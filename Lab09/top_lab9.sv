==> flow/design.v <==
`timescale 1ns / 1ps
module alu #( parameter N =8)
    (
    output reg [N -1:0] out ,
    input [N -1:0] in0 ,
    input [N -1:0] in1 ,
    input [3:0] op
    );
    parameter ADD =0;
    parameter SUB =1;
    parameter AND =2;
    parameter OR =3;
    parameter XOR =4;
    always @*
    begin
        case (op)
            ADD: out = in0 + in1 ;
            SUB: out = in0 - in1 ;
            AND: out = in0 & in1 ;
            OR: out = in0 | in1 ;
            XOR: out = in0 ^ in1 ;
            default : out = in0 ;
        endcase
    end
endmodule
`timescale 1ns / 1ps
module register #(parameter N=1)
    (
    input clk, rst, en,
    input [N-1:0] D,
    output reg [N-1:0] Q
    );
    always @(posedge clk, posedge rst)
    begin
        if (rst==1)
            Q <= 0 ;
        else if (en==1)
            Q <= D ;
    end
endmodule
`timescale 1ns / 1ps
module top_lab9(
    input btnU, btnD, btnC, clk,
    input [11:0]sw,
    output [15:0]led
);
    wire [7:0]reg1_out, reg2_out, alu_out;
    register #(.N(8)) reg1(.clk(clk), .rst(btnC), .en(btnD), .D(sw[7:0]), .Q(reg1_out));
    alu #(.N(8)) a(.in0(sw[7:0]), .in1(reg1_out), .op(sw[11:8]), .out(alu_out));
    register #(.N(8)) reg2(.clk(clk), .rst(btnC), .en(btnU), .D(alu_out), .Q(reg2_out));
    assign led [7:0] = reg1_out; 
    assign led [15:8] = reg2_out;
endmodule
## Reports on top_lab9

Tool output for the design above, in the order of the flow.
Line numbers count from 1 in the design file above.
Library cell names are shortened.
A cell with -- has no value.

| set-up | value |
|---|---|
| top module | top_lab9 |
| clock port | clk |
| standard-cell library | sky130hd |
| corner | tt_025C_1v80 |

## Word-level counts

Counts by Yosys on the flattened word-level netlist (proc, flatten, opt, wreduce; memories kept). Register bits leave out memories and registers merged into their read ports (data or address); mux counts leave out enables and synchronous resets folded into registers. Print and check cells are left out. Cells with the same type and inputs are merged into one.

| word-level totals | value |
|---|---|
| output and inout bits | 16 |
| cells after elaboration | 13 |
| bits in registers | 16 |
| input bits | 16 |

| cells by class | value |
|---|---|
| eq/ne operators | 4 |
| bitwise logic cells | 3 |
| add/subtract/negate cells | 2 |
| mux-type cells | 1 |
| reduce/logical cells | 1 |

Operator list:

| kind | number |
|---|---|
| 8-bit parallel mux with 5-bit select | 1 |
| 4-bit by 2-bit == test with 1-bit output with constant B | 2 |
| 8-bit adder | 1 |
| 8-bit subtractor | 1 |
| 8-bit bitwise AND | 1 |
| 8-bit OR | 1 |
| 8-bit XOR | 1 |
| 4-bit by 1-bit == test with 1-bit output with constant B | 1 |
| 4-bit by 3-bit == test with 1-bit output with constant B | 1 |
| 4-bit logical NOT | 1 |

## Logic depth

Yosys ltp: most cells in a row. Word level: on the elaborated netlist, between registers, memories and ports. Mapped: between sequential cells and ports; inverters and the memories' decode and read muxes count.

| logic depth | value |
|---|---|
| depth after elaboration | 2 |
| ABC_AREA | 0 |
| mapped depth | 13 |
| depth with buffers taken out | 11 |

## Mapped cells and area

The flow's flattened synthesis, as Yosys stat reports it; memories are mapped. The netlist is that of the ABC_AREA named above (0 if unset); the other value can give another one.
The area totals of this step are shown rounded.

Cells by type:

| cell | number | area in all (sq um) |
|---|---|---|
| dfrtp_1 | 16 | 400.384 |
| ha_1 | 24 | 300.288 |
| o21ai_0 | 22 | 110.106 |
| xnor2_1 | 11 | 96.342 |
| inv_1 | 24 | 90.086 |
| a21oi_1 | 15 | 75.072 |
| nor2_1 | 15 | 56.304 |
| nand2_1 | 14 | 52.55 |
| nor2b_1 | 8 | 50.048 |
| a31oi_1 | 5 | 31.28 |
| o221ai_1 | 3 | 26.275 |
| a211oi_1 | 3 | 22.522 |
| buf_6 | 2 | 22.522 |
| nor4_4 | 1 | 21.27 |
| buf_2 | 4 | 20.019 |
| fa_1 | 1 | 20.019 |
| mux2i_1 | 2 | 20.019 |
| a311oi_1 | 2 | 17.517 |

Other cell types: 17; their cells: 26.

| synthesis totals | value |
|---|---|
| mapped cells | 198 |
| synthesis area | 1630 sq um |
| buffers | 10 |
| flip-flop cells | 16 |

By module: a second synthesis without flattening, with its own total; a netlist apart from the flattened one above.

| second synthesis, totals | value |
|---|---|
| cells (unflattened synthesis) | 188 |
| area total of the unflattened synthesis | 1720 sq um |

Each row is one instance without its submodules.

By module:

| module | area (sq um) | seq. area (sq um) | cells | instances |
|---|---|---|---|---|
| alu #(N=8) | 1050 | 0.0 | 152 | 1 |
| register #(N=8) | 335 | 200 | 18 | 2 |
| top_lab9 | 0.0 | 0.0 | 0 | 1 |

## Path before layout

Source: OpenSTA report_checks on the synthesized netlist (no wires, ideal clock, input and output delay 20% of the period each), path of least setup slack; recovery checks are left aside. Register names are those of the netlist, which keeps one name where synthesis merged equal registers.

| path after synthesis | value |
|---|---|
| path kind | input to register |
| start | input port sw[11] |
| end | register reg2.Q[7] |
| setup time | 132 ps |
| period | 4130 ps |
| launch time at the first pin | 826 ps |
| path buffers | 2 |
| path delay | 2138 ps |
| path slack | 1165 ps |
| arrival | 2832 ps |
| data required time | 3998 ps |
| external input delay | 826 ps |
| driving pins on the path | 12 |
| period reached after synthesis | 2965 ps |

"path delay" = arrival - input delay + setup time.
"driving pins on the path": output pins that drive a net of the path, with the launching flip-flop's if there is one; two outputs of one cell count as two.
"period reached after synthesis" is the clock period less the worst setup slack; recovery checks do not enter. This is arithmetic on one report: input and output delays are still those of the set period (20% each).
Between the ends stands the longest chain of elaborated cells between them, by number of cells; it is not shown to be the way that was timed. Of several equally long chains one is given.
Each line given opens the expression or statement behind the cell; cells for indexed reads and writes are added by Yosys, which also makes memories of some case tables.

| between the ends, after synthesis | value |
|---|---|
| cell sequence | buf_6 > nor3_4 > and2_4 > buf_6 > mux2i_1 > ha_1 > nor2b_1 > o21ai_0 > o211ai_1 > a31oi_1 > xnor2_1 > o221ai_2 |
| cells in the longest elaborated chain | 2 |

RTL lines, path after synthesis:

| element | RTL line | source |
|---|---|---|
| from (decl) | 44 | `input [11:0]sw,` |
| 4-bit by 3-bit == test with 1-bit output | 16 | `case (op)` |
| 8-bit parallel mux with 5-bit select | 16 |  |
| to (assign) | 36 | `Q <= 0 ;` |
| to (assign) | 38 | `Q <= D ;` |
| to (decl) | 31 | `output reg [N-1:0] Q` |

## Worst path after layout

Path of least setup slack in the final report of flow run 2 (OpenROAD, finished layout, wires in). Where an end is a register, its clock arrival counts in the times.
The report prints the path's times to 10 ps; the period is as set.

| path after layout | value |
|---|---|
| path kind | input to register |
| start | input port sw[11] |
| end | register reg2.Q[7] |
| external input delay | 1010 ps |
| launch time at the first pin | 1010 ps |
| arrival | 3770 ps |
| setup time | 130 ps |
| data required time | 5190 ps |
| path slack | 1420 ps |
| driving pins on the path | 11 |
| period | 5060 ps |
| path buffers | 1 |

Between the ends stands the longest chain of elaborated cells between them, by number of cells; it is not shown to be the way that was timed. Of several equally long chains one is given.

| between the ends, after layout | value |
|---|---|
| cell sequence | clkdlybuf4s50_1 > nor3_4 > and2_4 > mux2i_1 > ha_1 > nor2b_1 > o21ai_0 > o211ai_1 > a31oi_1 > xnor2_1 > o221ai_2 |
| cells in the longest elaborated chain | 2 |

RTL lines, path after layout:

| element | RTL line | source |
|---|---|---|
| from (decl) | 44 | `input [11:0]sw,` |
| 4-bit by 3-bit == test with 1-bit output | 16 | `case (op)` |
| 8-bit parallel mux with 5-bit select | 16 |  |
| to (assign) | 36 | `Q <= 0 ;` |
| to (assign) | 38 | `Q <= D ;` |
| to (decl) | 31 | `output reg [N-1:0] Q` |

Below are 2 stored runs of the flow (Yosys, OpenROAD; platform sky130hd) on top_lab9, each with its settings and what was measured, unordered. Constraints: input delay and output delay 20% of the set period each, output load 0.01 pF.
"period reached" = clock period - worst setup slack. The figure is calculated, with input and output delays left at 20% of the set period.
"time on the worst setup path" means the part of the period allowed to the worst setup path (the constraints hold back 20% at inputs and 20% at outputs) less its slack; where the path has registers, the arrival times of their clocks count too.
"total design power" rests on the timing tool's default activity at the inputs, not on a simulated workload.
"time on the worst setup path" is known to 10 ps.
Measured values are rounded.

#### Flow run 1

| setting | value |
|---|---|
| period_ns | `2.39` |
| CORE_UTILIZATION | `57` |
| SETUP_SLACK_MARGIN | `-0.01` |
| PLACE_DENSITY_LB_ADDON | `0.1` |
| CORE_ASPECT_RATIO | `1.72` |
| CELL_PAD_IN_SITES_GLOBAL_PLACEMENT | `1` |
| TNS_END_PERCENT | `100` |
| ABC_AREA | `1` |
| GPL_TIMING_DRIVEN | `0` |
| GPL_ROUTABILITY_DRIVEN | `0` |
| CAP_MARGIN | `0` |
| MAX_ROUTING_LAYER | `met5` |
| CORE_MARGIN | `2` |
| SLEW_MARGIN | `20` |

Stopped before the end: placement reported FLW-0024.

#### Flow run 2

| setting | value |
|---|---|
| period_ns | `5.06` |
| CAP_MARGIN | `20` |
| CORE_MARGIN | `2` |
| CORE_UTILIZATION | `40` |
| SLEW_MARGIN | `20` |

| result | value |
|---|---|
| mapped cell area after synthesis | 1630 sq um |
| time on the worst setup path | 2630 ps |
| worst setup path type | input to register |
| total design power | 0.486 mW |
| worst setup slack after layout | 1420 ps |
| area of the standard cells in the finished layout | 2030 sq um |
| worst hold slack in the final report | 489 ps |
| final design utilization | 51.0% |
| die outline area | 4610 sq um |
| period reached | 3638 ps |
